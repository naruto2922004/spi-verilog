==> flow/design.v <==
module SLAVE1(
    input  MOSI, SCLK, CS, reset, CLK,
    input [7:0]data_in,
    output reg MISO,
    output done,
    output reg[7:0]rx
    );
    parameter mode = 2'd3;  
    reg [4:0]count;
    reg [7:0]tx;
    reg t;
    wire rising,falling;
    assign rising= (SCLK && (!t));
    assign falling= (!SCLK && t);
    always@(posedge CLK)begin
        if(reset | CS)begin
            tx   <= 8'd0;
            rx   <= 8'd0;
            count<= 5'd0;
            t<= mode[1];
            MISO <= 1'b0;   
        end
        else begin
            t<=SCLK;
            if(count==5'b0)begin
		if(!mode[0])begin
		    MISO<= data_in[7];
		    tx<= {data_in[6:0], 1'b0};
		end
		else
		    tx <= data_in;
	    end
            if((^mode && falling)|(!(^mode) && rising))begin
                rx <= {rx[6:0], MOSI};
                count<=count+1;
            end
            if((^mode && rising)|(!(^mode) && falling))begin
                MISO<= tx[7];
                tx<= {tx[6:0], 1'b0};
                 count<=count+1;
            end
            if(count==5'd16)
                count<=5'd0;
        end
    end
assign done= (count==5'd16);  
endmodule
# Reports on SLAVE1
# Tool output for the design above, in the order of the flow.
# Line numbers count from 1 in the design file above.
# Operators carry their Yosys type and port widths (W data, S select, Z words).
# Cell names lack the library's common part.
setup:
  design: "SLAVE1"
  clock: "CLK"
  lib: "sky130hd"
  lib_corner: "tt_025C_1v80"

# After elaboration
# Yosys after proc, flatten, opt, wreduce and memory -nomap, before mapping. Memory bits, and registers merged into a memory's read port (data or address), are not among the register bits. Print and check cells are not counted. Equal cells are merged and count once.
bits:
  register_bits: 23
  latch_bits: 0
  ram_bits: 0
  rom_bits: 0
  clocked_rd_ports_x_width: 0
  memories: 0
  inputBits: 13
  wordCells: 22
classes:
  n_addsub: 1
  n_mul: 0
  n_div: 0
  cmp: 0
  n_eq: 1
  shifts: 0
  n_mux: 4
  logic: 1
  n_reduce_logical: 9
ops:
  columns: ["operator", "count"]
  rows:
  - ["$mux W8", 2]
  - ["$mux W5", 2]
  - ["$add A5 B1 Y5 const B", 1]
  - ["$eq A5 B5 Y1 const B", 1]
  - ["$logic_not A5 Y1", 1]
  - ["$reduce_bool A2 Y1", 2]
  - ["$reduce_or A2 Y1", 2]
  - ["$logic_and A1 B1 Y1", 2]
  - ["$logic_not A1 Y1", 2]
  - ["$or A1 B1 Y1", 1]

# Longest topological paths
# Depth = most cells in a row (Yosys ltp): at word level without a register or memory, in the mapped netlist without a sequential cell, where the memories' decode and read muxes count.
depth:
  word_depth: 4
  ABC_AREA: 0
  depth_mapped: 6
  ltp_nobuf: 5

# After synthesis
# The flow's flattened synthesis, as Yosys stat reports it; memories are mapped. The netlist is that of the ABC_AREA named above (0 if unset); the other value can give another one.
# Totals and module areas in this step are rounded.
synth_totals:
  cell_count: 105
  synth_area_um2: 1000
  flip_flops: 23
  buf_cells: 6
types:
  columns: ["cell", "count", "type_area_um2"]
  rows:
  - ["dfxtp_1", 23, 460.442]
  - ["mux2i_1", 11, 110.106]
  - ["nor3_1", 15, 75.072]
  - ["nor2_1", 15, 56.304]
  - ["ha_1", 4, 50.048]
  - ["nor2b_1", 8, 50.048]
  - ["nor4_1", 7, 43.792]
  - ["xor2_1", 3, 26.275]
  - ["nor4b_4", 1, 23.773]
  - ["nand4b_1", 2, 17.517]
  - ["clkbuf_1", 4, 15.014]
  - ["inv_1", 4, 15.014]
  - ["or4b_1", 1, 10.01]
  - ["a31o_2", 1, 8.758]
  - ["xnor2_1", 1, 8.758]
  - ["and3_1", 1, 6.256]
  - ["or2_2", 1, 6.256]
  - ["or3_1", 1, 6.256]
# Other cell types: 2; their cells: 2.

# Timing after synthesis
# OpenSTA on the mapped netlist: ideal clock, no wires. The path of least setup slack (recovery checks aside). Input and output delay are each 20% of the period. Register names are those of the netlist, which keeps one name where synthesis merged equal registers.
synth_path:
  path_type: "reg-to-reg"
  startpoint: "register count[0]"
  endpoint: "register tx[0]"
  period_ps: 1760
  t_first_pin_ps: 0
  arrival_ps: 1311
  required_time_ps: 1627
  slack_ps: 315
  path_delay_ps: 1444
  driving_pins: 7
  path_buffers: 1
  period_less_setup_slack_ps: 1445
# "path_delay_ps" is the arrival time less input delay plus setup time.
# "driving_pins": output pins that drive a net of the path, with the launching flip-flop's if there is one; two outputs of one cell count as two.
# "period_less_setup_slack_ps" = period - worst setup slack (recovery checks aside). The figure is calculated, with input and output delays left at 20% of the set period.
# Between the ends stands the longest chain of elaborated cells between them, by number of cells; it is not shown to be the way that was timed. Of several equally long chains one is given.
# Each line given opens the expression or statement behind the cell; cells for indexed reads and writes are added by Yosys, which also makes memories of some case tables.
# At most two assigning lines are given for a register; there are more.
synth_via:
  path_cell_list: "dfxtp_1 -> inv_1 -> ha_1 -> or4b_1 -> buf_2 -> mux2i_1 -> nor3_1"
  elab_chain_len: 1
  cells_between: 1
  cone_lines: 1
synth_rtl:
  columns: ["item", "line_no", "text"]
  rows:
  - ["start, declared", 9, "reg [4:0]count;"]
  - ["start, assigned", 35, "count<=count+1;"]
  - ["start, assigned", 40, "count<=count+1;"]
  - ["$logic_not A5 Y1", 25, "if(count==5'b0)begin"]
  - ["end, assigned", 28, "tx<= {data_in[6:0], 1'b0};"]
  - ["end, assigned", 31, "tx <= data_in;"]
  - ["end, declared", 10, "reg [7:0]tx;"]

# Path in the finished layout
# Path of least setup slack in the final report of job 2 (OpenROAD, finished layout, wires in). Where an end is a register, its clock arrival counts in the times.
# The path's times are printed in steps of 10 ps; the period is the one set.
layout_path:
  path_type: "reg-to-output"
  startpoint: "register count[0]"
  endpoint: "output port done"
  period_ps: 2170
  out_delay_ps: 430
  t_first_pin_ps: 260
  arrival_ps: 1610
  required_time_ps: 1740
  slack_ps: 130
  driving_pins: 5
  path_buffers: 1
# Between the ends stands the longest chain of elaborated cells between them, by number of cells; it is not shown to be the way that was timed. Of several equally long chains one is given.
# At most two assigning lines are given for a register; there are more.
layout_via:
  path_cell_list: "dfxtp_1 -> inv_1 -> ha_1 -> and3_1 -> clkdlybuf4s50_1"
  elab_chain_len: 1
  cells_between: 1
layout_rtl:
  columns: ["item", "line_no", "text"]
  rows:
  - ["start, declared", 9, "reg [4:0]count;"]
  - ["start, assigned", 35, "count<=count+1;"]
  - ["start, assigned", 40, "count<=count+1;"]
  - ["$eq A5 B5 Y1", 46, "assign done= (count==5'd16);"]
  - ["end, declared", 5, "output done,"]

# Module SLAVE1, platform sky130hd: 2 stored runs of the flow (Yosys, OpenROAD) with differing settings, in no particular order. Input and output delays are each 20% of the period that was set; the output load is 0.01 pF.
# "achievedPeriod_ps" is the run's clock period less its worst setup slack. It is reckoned from that one timing run; input and output delays stay at 20% of the period that was set.
# "worst_path_ps" = time allowed to the worst setup path (clock period - input delay - output delay, where it has them) - its slack; a late launch clock adds to it, a late capture clock takes from it.
# "total_power_mw": no workload was simulated; the value follows from the tool's default switching activity.
# "worst_path_ps" is known to 10 ps.
# Values from the reports are rounded here.
runs:
  - name: "job 1"
    settings:
      period_ns: 0.879
      CORE_UTILIZATION: 55
      PLACE_DENSITY_LB_ADDON: 0.07
      CELL_PAD_IN_SITES_GLOBAL_PLACEMENT: 2
      CELL_PAD_IN_SITES_DETAIL_PLACEMENT: 0
      TNS_END_PERCENT: 45
      ABC_AREA: 1
      CTS_CLUSTER_SIZE: 30
      CTS_CLUSTER_DIAMETER: 106
      CAP_MARGIN: 30
      CORE_MARGIN: 2
      SLEW_MARGIN: 20
    outcome: "stopped before the end: placement reported FLW-0024"
  - name: "job 2"
    settings:
      period_ns: 2.17
      CORE_UTILIZATION: 21
      PLACE_DENSITY_LB_ADDON: 0.2
      CORE_ASPECT_RATIO: 1.13
      TNS_END_PERCENT: 95
      CAP_MARGIN: 40
      SLEW_MARGIN: 5
      MIN_ROUTING_LAYER: "met2"
      CORE_MARGIN: 2
    results:
      tns_setup_ps: 0
      hold_worst_slack_ps: 500
      finish.utilization_pct: 29
      total_power_mw: 0.79
      achievedPeriod_ps: 2039
      final_die_area_um2: 5300
      finish.stdcell_area_um2: 1300
      worst_setup_slack_ps: 130
      worst_path_ps: 1610
      critical_path_type: "reg-to-output"
      yosys_chip_area_um2: 1000
