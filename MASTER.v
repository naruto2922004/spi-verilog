==> flow/design.v <==
module MASTER(
    input transmit, MISO, CLK, reset, d_valid,
    input [7:0] data_in,
    output reg MOSI, SCLK, 
    output CS, done,
    output reg [7:0] rx
);
    parameter mode = 2'd3;  
    reg [4:0] ps, ns;
    reg [7:0] tx;
    assign CS = (ps == 5'd0);
    assign done = (ps==5'd19);
    always @(posedge CLK) begin
        if (reset) begin
            ps   <= 5'd0;
            tx   <= 8'd0;
            rx   <= 8'd0;
            MOSI <= 1'b0;
            SCLK <= mode[1];
        end else begin
            ps <= ns;
            if (ps == 5'd2) begin
                if(!mode[0])begin
		    MOSI<= data_in[7];
		    tx<= {data_in[6:0], 1'b0};
		end
		else
		    tx <= data_in;
                SCLK <= mode[1];
            end 
            else if (ps >= 5'd3 && ps <= 5'd18) begin
                SCLK <= !SCLK;
                if (SCLK == ^mode)
                    rx <= {rx[6:0], MISO};
                else begin
                    MOSI <= tx[7];
                    tx   <= {tx[6:0], 1'b0};
                end
            end
        end      
    end 
    always @(*) begin
        if(ps==5'd0)
            ns = transmit ? 5'd1 : 5'd0;
        else if(ps==5'd1)
            ns = d_valid? 5'd2:5'd1;
        else if(ps>=5'd2 && ps<=5'd18)
            ns = ps + 1'b1;
        else if(ps==5'd19)
            ns = transmit ? 5'd1 : 5'd0;
        else
            ns = 5'd0;
    end
endmodule
# --- Step by step through the tools: MASTER ---
# What the tools print for MASTER, step after step.
# Lines are those of the file above, counted from 1.
# Library cell names are shortened.
inputs:
  design: "MASTER"
  clock: "CLK"
  cell_library: "sky130hd"
  lib_corner: "tt_025C_1v80"

# --- Word-level counts ---
# Counts by Yosys on the flattened word-level netlist (proc, flatten, opt, wreduce; memories kept). Register bits leave out memories and registers merged into their read ports (data or address). Print and check cells are left out. Cells with the same type and inputs are merged into one.
op_classes:
  addsub: 1
  cmp: 3
  eq_ne: 3
  mux: 9
  n_logic: 2
  reduce_and_logical: 10
op_table:
  columns: ["operator", "count"]
  rows:
  - ["two-way mux 8 bit", 3]
  - ["two-way mux 5 bit", 3]
  - ["greater-or-equal comparator 5 x 2 -> 1 bit (second input constant)", 2]
  - ["AND reduction 3 bit", 2]
  - ["adder 5 x 1 -> 5 bit (second input constant)", 1]
  - ["== test 5 x 1 -> 1 bit (second input constant)", 1]
  - ["== test 5 x 2 -> 1 bit (second input constant)", 1]
  - ["<= comparator 5 bit (second input constant)", 1]
  - ["== test 5 bit (second input constant)", 1]
  - ["logical NOT 5 bit", 1]
  - ["nonzero test 2 bit", 2]
  - ["logical AND 1 bit", 2]
  - ["inverter 1 bit", 2]
  - ["AND reduction 2 bit", 1]
  - ["OR reduction 2 bit", 1]
  - ["two-way mux 2 bit", 1]
  - ["two-way mux 1 bit", 2]
  - ["logical NOT 1 bit", 1]
word_totals:
  reg_bits: 23
  input_bits: 13

# --- Longest topological paths ---
# Longest topological path by Yosys (ltp), each cell counted once; first at word level (registers and memories cut), then after technology mapping (sequential cells cut; the memories' decode and read muxes count).
logic_depth:
  ltp_word: 5
  ABC_AREA: 0
  ltp_mapped: 7
  ltp_nobuf: 6

# --- Netlist ---
# Yosys stat after the flow's synthesis: flattened, memories mapped to cells. It holds for the ABC_AREA given above (unset counts as 0); a run with the other value may have another netlist.
by_type:
  columns: ["cell", "count", "type_area_um2"]
  rows:
  - ["dfxtp_1", 23, 460.442]
  - ["mux2i_1", 10, 100.096]
  - ["nand2_1", 21, 78.826]
  - ["a311oi_1", 7, 61.309]
  - ["nand2b_1", 9, 56.304]
  - ["ha_1", 4, 50.048]
  - ["nor3_1", 7, 35.034]
  - ["buf_6", 3, 33.782]
  - ["nor2_1", 9, 33.782]
  - ["nor4b_4", 1, 23.773]
  - ["mux2i_4", 1, 22.522]
  - ["o21ai_0", 4, 20.019]
  - ["nor2b_1", 3, 18.768]
  - ["a211o_4", 1, 17.517]
  - ["xnor2_1", 2, 17.517]
  - ["nor3_4", 1, 16.266]
  - ["a21oi_1", 3, 15.014]
  - ["buf_8", 1, 15.014]
# Other cell types: 17; their cells: 25.
mapped:
  mapped_cells: 135
  yosys_area_um2: 1237.4
  ffs: 23

# --- Path before layout ---
# OpenSTA on the mapped netlist: ideal clock, no wires. The path of least setup slack (recovery checks aside). Input and output delay are each 20% of the period. Register names are those of the netlist, which keeps one name where synthesis merged equal registers.
synth_path:
  kind: "register to register"
  from: "register ps[0]"
  to: "register rx[1]"
  clock_period_ns: 2.42
  setup_time_ns: 0.119
  arrival_time_ns: 1.425
  setup_slack_ns: 0.876
  path_delay_ns: 1.544
  path_stages: 8
  n_path_buf: 1
  synth_period_reached_ns: 1.544
# "path_delay_ns" = arrival - input delay + setup time.
# "path_stages": output pins that drive a net of the path, with the launching flip-flop's if there is one; two outputs of one cell count as two.
# "synth_period_reached_ns" = period - worst setup slack (recovery checks aside). The figure is calculated, with input and output delays left at 20% of the set period.
# Between the ends stands the longest chain of elaborated cells between them, by number of cells; it is not shown to be the way that was timed. Of several equally long chains one is given.
# Each line given opens the expression or statement behind the cell; cells for indexed reads and writes are added by Yosys, which also makes memories of some case tables.
synth_via:
  path_cell_list: "dfxtp_1 > inv_1 > ha_1 > nor4b_4 > nor2_2 > and2_4 > buf_8 > mux2i_1"
  elab_chain_len: 3
  cone_cells: 6
  classes_between: "compare: 2; eq/ne: 1; logic: 1; reduce/logical: 2"
synth_rtl:
  columns: ["item", "line", "text"]
  rows:
  - ["start, declared", 9, "reg [4:0] ps, ns;"]
  - ["start, assigned", 15, "ps   <= 5'd0;"]
  - ["start, assigned", 21, "ps <= ns;"]
  - ["greater-or-equal comparator 5 x 2 -> 1 bit", 31, "else if (ps >= 5'd3 && ps <= 5'd18) begin"]
  - ["logical AND 1 bit", 31, null]
  - ["AND reduction 3 bit", null, null]
  - ["end, assigned", 17, "rx   <= 8'd0;"]
  - ["end, assigned", 34, "rx <= {rx[6:0], MISO};"]
  - ["end, declared", 6, "output reg [7:0] rx"]

# --- Timing after layout ---
# From the final timing report of run A: the path of least setup slack in the routed layout; clock arrival at registers is part of the times.
layout_path:
  kind: "register to output"
  from: "register ps[1]"
  to: "output port done"
  clock_period_ns: 2.65
  arrival_time_ns: 1.85
  setup_slack_ns: 0.27
  path_stages: 4
  n_path_buf: 1
# Between the ends stands the longest chain of elaborated cells between them, by number of cells; it is not shown to be the way that was timed. Of several equally long chains one is given.
layout_via:
  path_cell_list: "dfxtp_1 > ha_1 > and3_1 > clkdlybuf4s50_1"
  elab_chain_len: 1
  cone_cells: 1
  classes_between: "eq/ne: 1"
layout_rtl:
  columns: ["item", "line", "text"]
  rows:
  - ["start, declared", 9, "reg [4:0] ps, ns;"]
  - ["start, assigned", 15, "ps   <= 5'd0;"]
  - ["start, assigned", 21, "ps <= ns;"]
  - ["== test 5 bit", 12, "assign done = (ps==5'd19);"]
  - ["end, declared", 5, "output CS, done,"]

# Below are 2 stored runs of the flow (Yosys, OpenROAD; platform sky130hd) on MASTER, each with its settings and what was measured, unordered. Constraints: input delay and output delay 20% of the set period each, output load 0.01 pF.
# "timing.achieved_period_ns" = clock period - worst setup slack. The figure is calculated, with input and output delays left at 20% of the set period.
# "worst_setup_path_time_ns" is the time allowed to the run's worst setup path (the clock period less input and output delay, where it has them) less its slack. Clock arrival times count: a late capture clock shortens it, a late launch clock lengthens it.
# "power.total_w": no workload was simulated; the value follows from the tool's default switching activity.
runs:
  - name: "run A"
    settings:
      period_ns: 2.65
      CORE_UTILIZATION: 63
      SETUP_SLACK_MARGIN: 0.04
      PLACE_DENSITY_LB_ADDON: 0.08
      CELL_PAD_IN_SITES_GLOBAL_PLACEMENT: 0
      ABC_AREA: 0
      GPL_TIMING_DRIVEN: 0
      GPL_ROUTABILITY_DRIVEN: 0
      CAP_MARGIN: 40
      CORE_MARGIN: 2
      SLEW_MARGIN: 20
    results:
      ys_area_um2: 1237.4
      design.die.area_um2: 2334.8
      post_route_stdcell_area_um2: 1539.0
      utilization_pct: 80.9
      fin_ws_ns: 0.268
      setup_tns_ns: 0.000
      hold_worst_slack_ns: 0.489
      power.total_w: 0.0005908
      timing.achieved_period_ns: 2.382
      worst_setup_path_time_ns: 1.85
      critical_path_type: "register to output"
  - name: "run B"
    settings:
      period_ns: 2.39
      CORE_UTILIZATION: 72
      SETUP_SLACK_MARGIN: 0.63
      PLACE_DENSITY: 0.56
      CORE_ASPECT_RATIO: 0.92
      CORE_MARGIN: 8
      CELL_PAD_IN_SITES_GLOBAL_PLACEMENT: 0
      TNS_END_PERCENT: 35
      CTS_CLUSTER_SIZE: 96
      CTS_CLUSTER_DIAMETER: 148
      CAP_MARGIN: 30
      MIN_ROUTING_LAYER: "met1"
      SLEW_MARGIN: 20
    outcome: "unfinished; error DPL-0033 in routing"
